==> flow/design.v <==
`timescale 1ns / 1ps
module FreqCounter(
	 input clock,
	 input IPS_left,
     input IPS_mid,
     input IPS_right,
	 input signalleftred,
	 input signalleftblue,
	 input signalrightred,
	 input signalrightblue,	 
	 output right_red,
	 output left_red,
	 output left_forward,
     output left_backward,
     output right_forward,
     output right_backward,
	 output a, b, c, d, e, f, g,  
     output [3:0]an
    );
parameter countToR = 55000000;  
parameter countToL = 55000000;  
parameter Delay = 200000000;
reg [15:0] right_red_freq_count;
reg [15:0] left_red_freq_count;
reg [15:0] right_blue_freq_count;
reg [15:0] left_blue_freq_count;
reg [15:0] freq_outR;
reg [15:0] freqHold0R;
reg [15:0] freqHold1R;
reg [15:0] freqHold2R;
reg [15:0] freqHold3R;
reg [15:0] freqHold4R;
reg [15:0] freqHold5R;
reg [15:0] freqHold6R;
reg [15:0] freqHold7R;
reg [15:0] freqHold8R;
reg [15:0] freqHold9R;
reg [15:0] freqHold10R;
reg [15:0] freqHold11R;
reg [15:0] freqHold12R;
reg [15:0] freqHold13R;
reg [15:0] freqHold14R;
reg [15:0] freqHold15R;
reg [15:0] freq_outL;
reg [15:0] freqHold0L;
reg [15:0] freqHold1L;
reg [15:0] freqHold2L;
reg [15:0] freqHold3L;
reg [15:0] freqHold4L;
reg [15:0] freqHold5L;
reg [15:0] freqHold6L;
reg [15:0] freqHold7L;
reg [15:0] freqHold8L;
reg [15:0] freqHold9L;
reg [15:0] freqHold10L;
reg [15:0] freqHold11L;
reg [15:0] freqHold12L;
reg [15:0] freqHold13L;
reg [15:0] freqHold14L;
reg [15:0] freqHold15L;
reg temp_right_red;
reg temp_left_red;
reg [25:0] fcountR;
reg [25:0] fcountL;
reg [20:0] scounterR;
reg [20:0] scounterL;
reg [20:0] dcounter;
reg [20:0] swidthR;
reg [20:0] swidthL;
reg old_sig1;
reg old_sig2;
reg old_sig3;
reg old_sig4;
reg [4:0] debounce_sig1;
reg [4:0] debounce_sig2;
reg [4:0] debounce_sig3;
reg [4:0] debounce_sig4;
reg [2:0] avClkR;
reg [2:0] avClkL;
reg [18:0] freqTempR;
reg [18:0] freqTempL;
reg [3:0]temp_an;
reg [6:0]temp_sseg;
reg [19:0] mcounter;  
reg [19:0] mwidth;    
reg temp_left_forward;       
reg temp_left_backward;      
reg temp_right_forward;
reg temp_right_backward;
reg [2:0] state;
reg [27:0] servodelaycount;
reg incflag;
initial begin
	fcountR = 26'b0;
	fcountL = 26'b0;
	scounterR = 21'b0;
	scounterL = 21'b0;
	dcounter = 21'b0;
	swidthR = 21'd225000;
	swidthL = 21'd60000;
	old_sig1 = 1'b0;
	old_sig2 = 1'b0;
	old_sig3 = 1'b0;
	old_sig4 = 1'b0;
	freq_outR = 16'b0;
	freq_outL = 16'b0;
	right_red_freq_count = 16'b0;
	left_red_freq_count = 16'b0;
	right_blue_freq_count = 16'b0;
	left_blue_freq_count = 16'b0;
	avClkR = 3'b0;
	freqTempR = 19'b0;	
	freqHold0R = 16'b0;
	freqHold1R = 16'b0;
	freqHold2R = 16'b0;
	freqHold3R = 16'b0;
	freqHold4R = 16'b0;
	freqHold5R = 16'b0;
	freqHold6R = 16'b0;
	freqHold7R = 16'b0;
	freqHold8R = 16'b0;
	freqHold9R = 16'b0;
	freqHold10R = 16'b0;
	freqHold11R = 16'b0;
	freqHold12R = 16'b0;
	freqHold13R = 16'b0;
	freqHold14R = 16'b0;
	freqHold15R = 16'b0;
    avClkL = 3'b0;
    freqTempL = 19'b0;
    freqHold0L = 16'b0;
    freqHold1L = 16'b0;
    freqHold2L = 16'b0;
    freqHold3L = 16'b0;
    freqHold4L = 16'b0;
    freqHold5L = 16'b0;
    freqHold6L = 16'b0;
    freqHold7L = 16'b0;
    freqHold8L = 16'b0;
    freqHold9L = 16'b0;
    freqHold10L = 16'b0;
    freqHold11L = 16'b0;
    freqHold12L = 16'b0;
    freqHold13L = 16'b0;
    freqHold14L = 16'b0;
    freqHold15L = 16'b0;
	temp_an = 4'b0;
	debounce_sig1 = 5'b0;
	debounce_sig2 = 5'b0;
	debounce_sig3 = 5'b0;
	debounce_sig4 = 5'b0;
	temp_sseg = 0;
	mcounter = 0;
    mwidth = 0;
    temp_left_forward = 0;
    temp_left_backward = 0;
    temp_right_forward = 0;
    temp_right_backward = 0;
    state = 3'b0;
    servodelaycount = 28'b0;
    incflag = 1'b0;
end
always @(posedge clock) begin
	fcountR = fcountR + 1;
	fcountL = fcountL + 1;
	scounterR = scounterR + 1;
	scounterL = scounterL + 1;
	dcounter = dcounter + 1;
	debounce_sig1[0] = signalleftred;
	debounce_sig2[0] = signalleftblue;
	debounce_sig3[0] = signalrightred;
	debounce_sig4[0] = signalrightblue;
	debounce_sig1 = debounce_sig1 << 1;
	debounce_sig2 = debounce_sig2 << 1;
	debounce_sig3 = debounce_sig3 << 1;
	debounce_sig4 = debounce_sig4 << 1;
	if ((&debounce_sig1) | (~&debounce_sig1))begin
		if ((signalleftred != old_sig1)) begin
			left_red_freq_count = left_red_freq_count +1;
		end
	end
	if ((&debounce_sig2) | (~&debounce_sig2))begin
        if ((signalleftblue != old_sig2)) begin
            left_blue_freq_count = left_blue_freq_count +1;
        end
    end	
	if ((&debounce_sig3) | (~&debounce_sig3))begin
        if ((signalrightred != old_sig3)) begin
            right_red_freq_count = right_red_freq_count +1;
        end
    end
	if ((&debounce_sig4) | (~&debounce_sig4))begin
        if ((signalrightblue != old_sig4)) begin
            right_blue_freq_count = right_blue_freq_count +1;
        end
    end        
	if (fcountR >= (countToR >> 4)) begin
		freq_outR = right_red_freq_count << 3; 
		freq_outR = right_blue_freq_count << 3; 
		fcountR = 0;
		right_red_freq_count = 0;		
		right_blue_freq_count = 0;
		avClkR = avClkR + 1;
	end
	case (avClkR)
            0 : freqHold0R = freq_outR;
            1 : freqHold1R = freq_outR;
            2 : freqHold2R = freq_outR;
            3 : freqHold3R = freq_outR;
            4 : freqHold4R = freq_outR;
            5 : freqHold5R = freq_outR;
            6 : freqHold6R = freq_outR;
            7 : begin
                    freqHold7R = freq_outR;
                    freqTempR = freqHold0R + freqHold1R + freqHold2R + freqHold3R +freqHold4R + freqHold5R + freqHold6R + freqHold7R+freqHold8R + freqHold9R + freqHold10R + freqHold11R +freqHold12R + freqHold13R + freqHold14R + freqHold15R;
                 end
          default :;
      endcase
	if (fcountL >= (countToL >> 4)) begin		
		freq_outL = left_red_freq_count << 3; 
		freq_outL = left_blue_freq_count << 3; 
		fcountL = 0;		
		left_red_freq_count = 0;		
		left_blue_freq_count = 0;
		avClkL = avClkL + 1;
	end
    case (avClkL)
		0 : freqHold0L = freq_outL;
		1 : freqHold1L = freq_outL;
		2 : freqHold2L = freq_outL;
		3 : freqHold3L = freq_outL;
		4 : freqHold4L = freq_outL;
		5 : freqHold5L = freq_outL;
		6 : freqHold6L = freq_outL;
		7 : begin
				freqHold7L = freq_outL;
				freqTempL = freqHold0L + freqHold1L + freqHold2L + freqHold3L +freqHold4L + freqHold5L + freqHold6L + freqHold7L + freqHold8L + freqHold9L + freqHold10L + freqHold11L +freqHold12L + freqHold13L + freqHold14L + freqHold15L;
			 end
		default :;
	endcase
	old_sig1 = signalleftred;
	old_sig2 = signalleftblue;
	old_sig3 = signalrightred;
	old_sig4 = signalrightblue;
	freqHold8R = freqHold0R;
	freqHold9R = freqHold1R;
	freqHold10R = freqHold2R;
	freqHold11R = freqHold3R;
	freqHold12R = freqHold4R;
	freqHold13R = freqHold5R;
	freqHold14R = freqHold6R;
	freqHold15R = freqHold7R;
    freqHold8L = freqHold0L;
    freqHold9L = freqHold1L;
    freqHold10L = freqHold2L;
    freqHold11L = freqHold3L;
    freqHold12L = freqHold4L;
    freqHold13L = freqHold5L;
    freqHold14L = freqHold6L;
    freqHold15L = freqHold7L;
    if (scounterR < swidthR) begin        
        temp_right_red <= 1;
    end
    else begin
        temp_right_red <= 0;
    end
    if (scounterL < swidthL) begin        
        temp_left_red <= 1;
    end
    else begin
        temp_left_red <= 0;
    end
end
    always @ (posedge clock) begin
        mcounter = mcounter + 1;   
        if (IPS_left == 1 && IPS_mid == 1 && IPS_right == 0) begin              
            temp_left_backward <= 0;
            temp_right_forward <= 0;            
            if (mcounter < mwidth) begin
                temp_left_forward <= 1;
                temp_right_backward <= 1;
              end 
            else begin
                temp_left_forward <= 0;
                temp_right_backward <= 0;
              end            
        end
        if (IPS_left == 1 && IPS_mid == 0 && IPS_right == 1) begin              
            temp_left_backward <= 0;
            temp_right_backward <= 0;            
            if (mcounter < mwidth) begin
                temp_left_forward <= 1;
                temp_right_forward <= 1;
              end 
            else begin
                temp_left_forward <= 0;
                temp_right_forward <= 0;
              end            
        end
        if (IPS_left == 1 && IPS_mid == 0 && IPS_right == 0) begin              
            temp_left_backward <= 0;
            temp_right_forward <= 0;            
            temp_right_backward <= 0;
            if (mcounter < mwidth) begin
                temp_left_forward <= 1;                
              end 
            else begin
                temp_left_forward <= 0;                
              end            
        end 
        if (IPS_left == 0 && IPS_mid == 1 && IPS_right == 1) begin              
            temp_left_forward <= 0;
            temp_right_backward <= 0;            
            if (mcounter < mwidth) begin
                temp_left_backward <= 1;
                temp_right_forward <= 1;
              end 
            else begin
                temp_left_backward <= 0;
                temp_right_forward <= 0;
              end            
        end          
        if (IPS_left == 0 && IPS_mid == 0 && IPS_right == 1) begin              
            temp_left_forward <= 0;
            temp_left_backward <= 0;                        
            temp_right_backward <= 0;
            if (mcounter < mwidth) begin
                temp_right_forward <= 1;                
              end 
            else begin
                temp_right_forward <= 0;                
              end            
        end 
    end
    always @ (*) begin
         if (IPS_left == 0 || IPS_mid == 0 || IPS_right == 0) begin   
             mwidth = 20'd1048575;
         end
         else begin               
             mwidth = 20'd0;      
         end
       end
       always @(posedge clock) begin
            servodelaycount = servodelaycount + 1;
            case(state)
                3'b000: begin
                    incflag = 0;
                    if (((freqTempR >> 4) >= 250)) begin
                        state = 3'b100;
                    end
                    if (((freqTempL >> 4) >= 250)) begin
                        state = 3'b101;
                    end
                end    
                3'b001: begin 
                    if (incflag == 0) begin
                        swidthR = swidthR - 21'd55000;
                        incflag = 1;
                    end
                    if (servodelaycount>=Delay)begin
                        swidthL = swidthL + 21'd55000;
                        state = 3'b011;
                    end
                end
                3'b010: begin
                    if (incflag == 0) begin
                        swidthL = swidthL + 21'd55000;
                        incflag = 1;
                    end
                    if (servodelaycount>=Delay)begin
                        swidthR = swidthR - 21'd55000;
                        state = 3'b011;
                    end
                end
                3'b011: begin
                    servodelaycount = 0;
                    state = 3'b000;
                end 
                3'b100: begin
                    servodelaycount = 0;
                    state = 3'b001;
                end  
                3'b101: begin
                    servodelaycount = 0;
                    state = 3'b010;
                end           
           endcase
       end
always @ (*) begin      
     case(dcounter[20:19])               
               2'b00 :   
                begin                 
                 temp_an = 4'b1110;
                  if (((freqTempR >> 4) >= 250) || ((freqTempL >> 4) >= 250)) begin
                    temp_sseg = 7'b1000110;   
                  end
                  else begin
                    temp_sseg = 7'b1111111;   
                  end
                end
              2'b01:   
                begin
                temp_an = 4'b1101;
                    if ((((freqTempR >> 4) < 250) &&  ((freqTempR >> 4) > 25)) || (((freqTempL >> 4) < 250) && ((freqTempL >> 4) > 25))) begin
                        temp_sseg = 7'b0001110;  
                    end 
                    else begin
                        temp_sseg = 7'b1111111;  
                    end
                end 
               2'b10:   
                begin
                 temp_an = 4'b1011;
                 temp_sseg = 7'b1111111;    
                end
               2'b11:   
                begin
                 temp_an = 4'b0111;                 
                 temp_sseg = 7'b1111111;   
                end
    endcase
end
  assign right_red = temp_right_red;
  assign left_red = temp_left_red;
  assign an = temp_an;
  assign {g, f, e, d, c, b, a} = temp_sseg;
  assign left_forward = temp_left_forward;
  assign left_backward = temp_left_backward;
  assign right_forward = temp_right_forward;        
  assign right_backward = temp_right_backward;
endmodule
## From RTL to reports: FreqCounter

The steps from the RTL of FreqCounter to its reports follow in flow order.
Line numbers count from 1 in the design file above.
Operators: Yosys type, input widths -> output width; for muxes data width and select width s.
Cell names lack the library's common part.
A cell with - has no value.

| design | value |
|---|---|
| top | FreqCounter |
| clock port | clock |
| library | sky130hd |
| timing corner | tt_025C_1v80 |

## Word level

Yosys after proc, flatten, opt, wreduce and memory -nomap, before mapping. Memory bits, and registers merged into a memory's read port (data or address), are not among the register bits. Print and check cells are not counted.

| word-level totals | value |
|---|---|
| register bits | 581 |
| bits in latches | 0 |
| RAM bits | 0 |
| memory bits (read-only) | 0 |
| clocked read ports x word width | 0 |
| memories kept | 0 |
| input port bits | 8 |
| cells after elaboration | 236 |

| cells by class | value |
|---|---|
| add/subtract/negate cells | 43 |
| multipliers | 0 |
| divide/modulo/power cells | 0 |
| order comparisons | 12 |
| eq/ne operators | 30 |
| shifts and indexed selects | 0 |
| mux-type cells | 54 |
| bitwise operators | 3 |
| reduce/logical cells | 49 |

Operators with widths:

| cell | number |
|---|---|
| $add 19x16->19 | 24 |
| $mux 16 | 18 |
| $reduce_or 7->1 | 16 |
| $pmux 21 s2 | 2 |
| $mux 21 | 4 |
| $add 21x1->21 const B | 3 |
| $add 26x1->26 const B | 2 |
| $ge 26x22->1 const B | 2 |
| $lt 21x21->1 | 2 |
| $add 18x16->19 | 2 |
| $mux 19 | 2 |
| $add 17x16->18 | 2 |
| $add 16x16->17 | 2 |
| $add 16x1->16 const B | 2 |
| $gt 15x5->1 const B | 2 |
| $ge 15x8->1 const B | 2 |
| $lt 15x8->1 const B | 2 |
| $eq 3x3->1 const B | 10 |
| $add 28x1->28 const B | 1 |
| $ge 28x28->1 const B | 1 |
| $mux 13 | 2 |
| $add 21x16->21 const B | 1 |
| $sub 21x16->21 const B | 1 |
| $pmux 7 s3 | 1 |
| $add 20x1->20 const B | 1 |
| $lt 20x20->1 | 1 |
| $mux 20 | 1 |
| $eq 3x2->1 const B | 6 |

Other operator kinds: 29; their cells: 76.

## Depth

Depth = most cells in a row (Yosys ltp): at word level without a register or memory, in the mapped netlist without a sequential cell, where the memories' decode and read muxes count.

| logic depth | value |
|---|---|
| depth after elaboration | 16 |
| ABC_AREA | 0 |
| depth in mapped cells | 27 |

## Synthesis result

The flow's flattened synthesis, as Yosys stat reports it; memories are mapped. The netlist is that of the ABC_AREA named above (0 if unset); the other value can give another one.
The area totals of this step are shown rounded.

Cell types:

| cell | number |
|---|---|
| edfxtp_1 | 325 |
| dfxtp_1 | 234 |
| fa_1 | 220 |
| xnor2_1 | 148 |
| ha_1 | 96 |
| inv_1 | 301 |
| xor2_1 | 76 |
| nor2_1 | 146 |
| nand2_1 | 126 |
| nand3_1 | 94 |
| and2_1 | 46 |
| a21oi_1 | 55 |
| nand4_1 | 42 |
| and3_1 | 40 |
| o21ai_0 | 49 |
| mux2_4 | 13 |
| nor3_1 | 34 |
| mux2i_1 | 13 |

Not listed: further types 70, cells in them 315.

| mapped netlist | value |
|---|---|
| cells in the netlist | 2373 |
| mapped area | 0.0289 mm^2 |
| flip-flop cells | 559 |

## Worst setup path after synthesis

OpenSTA on the mapped netlist: ideal clock, no wires. The path of least setup slack (recovery checks aside). Input and output delay are each 20% of the period. Register names are those of the netlist, which keeps one name where synthesis merged equal registers.

| timing post-synthesis | value |
|---|---|
| kind | register -> register |
| from | register fcountR[0] |
| to | register freqTempR[18] |
| period | 7.26 ns |
| setup time | 0.260 ns |
| time at the first pin | 0.000 ns |
| data arrival time | 6.719 ns |
| required time | 7.000 ns |
| slack | 0.281 ns |
| path delay | 6.979 ns |
| driving pins on the path | 26 |
| synthesis period reached | 6.979 ns |

"path delay" = arrival - input delay + setup time.
"driving pins on the path": output pins that drive a net of the path, with the launching flip-flop's if there is one; two outputs of one cell count as two.
"synthesis period reached" is the clock period less the worst setup slack; recovery checks do not enter. This is arithmetic on one report: input and output delays are still those of the set period (20% each).
Between the ends stands the longest chain of elaborated cells between them, by number of cells; it is not shown to be the way that was timed. Of several equally long chains one is given.
A line is the first line of the expression or statement that the cell stems from. Yosys adds cells for indexed reads and writes and turns some case tables into memories.
Ways into the end's enable are left out, as the timed path ends at the data pin.

| on the way, post-synthesis | value |
|---|---|
| cells stage by stage | dfxtp_1 > ha_1 > nand3_1 > or4_1 > buf_2 > nor3b_1 > a31oi_1 > o31a_2 > o21ai_2 > buf_6 > mux2_4 > fa_1 > inv_1 > fa_1 > fa_1 > fa_1 > inv_1 > ha_1 > and3_1 > a2111oi_0 > o21bai_1 > a21o_1 > a2111oi_0 > o31ai_1 > a21oi_1 > xnor2_1 |
| cells in the longest elaborated chain | 13 |
| elaborated cells on any way between the ends | 15 |
| source lines of those cells | 4 |

RTL lines, path post-synthesis:

| element | line | text |
|---|---|---|
| start, declared | 63 | `reg [25:0] fcountR;` |
| start, assigned | 164 | `fcountR = fcountR + 1;` |
| start, assigned | 200 | `fcountR = 0;` |
| $add 26x1->26 | 164 |  |
| $ge 26x22->1 | 197 | `if (fcountR >= (countToR >> 4)) begin` |
| $mux 16 | 197 |  |
| $add 19x16->19 x9 | 215 | `freqTempR = freqHold0R + freqHold1R + freqHold2R + freqHold3R +freqHold4R + freqHold5R + freqHold6R + freqHold ...` |
| $mux 19 | 205 | `case (avClkR)` |
| end, assigned | 215 |  |
| end, declared | 80 | `reg [18:0] freqTempR;` |

## Path in the finished layout

From the final timing report of entry A: the path of least setup slack in the routed layout; clock arrival at registers is part of the times.

| timing post-layout | value |
|---|---|
| kind | input -> register |
| from | input port signalrightblue |
| to | register freqTempR[18] |
| period | 13.6 ns |
| setup time | 0.25 ns |
| time at the first pin | 2.72 ns |
| data arrival time | 9.10 ns |
| required time | 13.96 ns |
| slack | 4.86 ns |
| driving pins on the path | 20 |

Between the ends stands the longest chain of elaborated cells between them, by number of cells; it is not shown to be the way that was timed. Of several equally long chains one is given.

| on the way, post-layout | value |
|---|---|
| cells stage by stage | clkdlybuf4s50_1 > xor2_1 > nand4_1 > xnor2_1 > mux2_4 > fa_1 > inv_1 > fa_1 > fa_1 > fa_1 > inv_1 > ha_1 > and3_1 > a2111oi_0 > o21bai_1 > a21o_1 > a2111oi_0 > o31ai_1 > a21oi_1 > xnor2_1 |
| cells in the longest elaborated chain | 13 |
| elaborated cells on any way between the ends | 13 |
| source lines of those cells | 4 |

RTL lines, path post-layout:

| element | line | text |
|---|---|---|
| start, declared | 10 | `input signalrightblue,` |
| $ne 1x1->1 | 193 | `if ((signalrightblue != old_sig4)) begin` |
| $mux 13 | 193 |  |
| $mux 16 | 197 | `if (fcountR >= (countToR >> 4)) begin` |
| $add 19x16->19 x9 | 215 | `freqTempR = freqHold0R + freqHold1R + freqHold2R + freqHold3R +freqHold4R + freqHold5R + freqHold6R + freqHold ...` |
| $mux 19 | 205 | `case (avClkR)` |
| end, assigned | 215 |  |
| end, declared | 80 | `reg [18:0] freqTempR;` |

Design FreqCounter on sky130hd. What follows are 2 stored runs of the flow, each under its own settings; their order means nothing. The constraints put input and output delay at 20% of the set period each and load the outputs with 0.01 pF.
"clock period reached" is the run's clock period less its worst setup slack. It is reckoned from that one timing run; input and output delays stay at 20% of the period that was set.
By "time used up by the worst setup path" is meant the share of the clock period that the worst setup path is allowed (20% is reserved at inputs, 20% at outputs), minus its slack. Clock arrival times at its registers enter into it.
The measured numbers are rounded.

#### Entry A

| setting | value |
|---|---|
| period_ns | `13.6` |
| CAP_MARGIN | `20` |
| CORE_MARGIN | `2` |
| CORE_UTILIZATION | `40` |
| SLEW_MARGIN | `20` |

| result | value |
|---|---|
| synthesized cell area | 0.0289 mm^2 |
| full die area | 0.0743 mm^2 |
| standard-cell area after routing | 0.0324 mm^2 |
| utilization in the final report | 0.453 |
| smallest setup slack | 4.86 ns |
| post-route setup TNS | 0.000 ns |
| post-route worst hold slack | 0.404 ns |
| clock period reached | 8.742 ns |
| time used up by the worst setup path | 6.02 ns |
| worst setup path type | input -> register |

#### Entry B

| setting | value |
|---|---|
| period_ns | `11.7` |
| CORE_UTILIZATION | `18` |
| PLACE_DENSITY_LB_ADDON | `0.09` |
| CORE_ASPECT_RATIO | `0.77` |
| CELL_PAD_IN_SITES_GLOBAL_PLACEMENT | `3` |
| CTS_CLUSTER_DIAMETER | `359` |
| CAP_MARGIN | `5` |
| SLEW_MARGIN | `15` |
| CORE_MARGIN | `2` |

| result | value |
|---|---|
| synthesized cell area | 0.0289 mm^2 |
| full die area | 0.164 mm^2 |
| standard-cell area after routing | 0.0344 mm^2 |
| utilization in the final report | 0.216 |
| smallest setup slack | 2.98 ns |
| post-route setup TNS | 0.000 ns |
| post-route worst hold slack | 0.394 ns |
| clock period reached | 8.717 ns |
| time used up by the worst setup path | 8.72 ns |
| worst setup path type | register -> register |
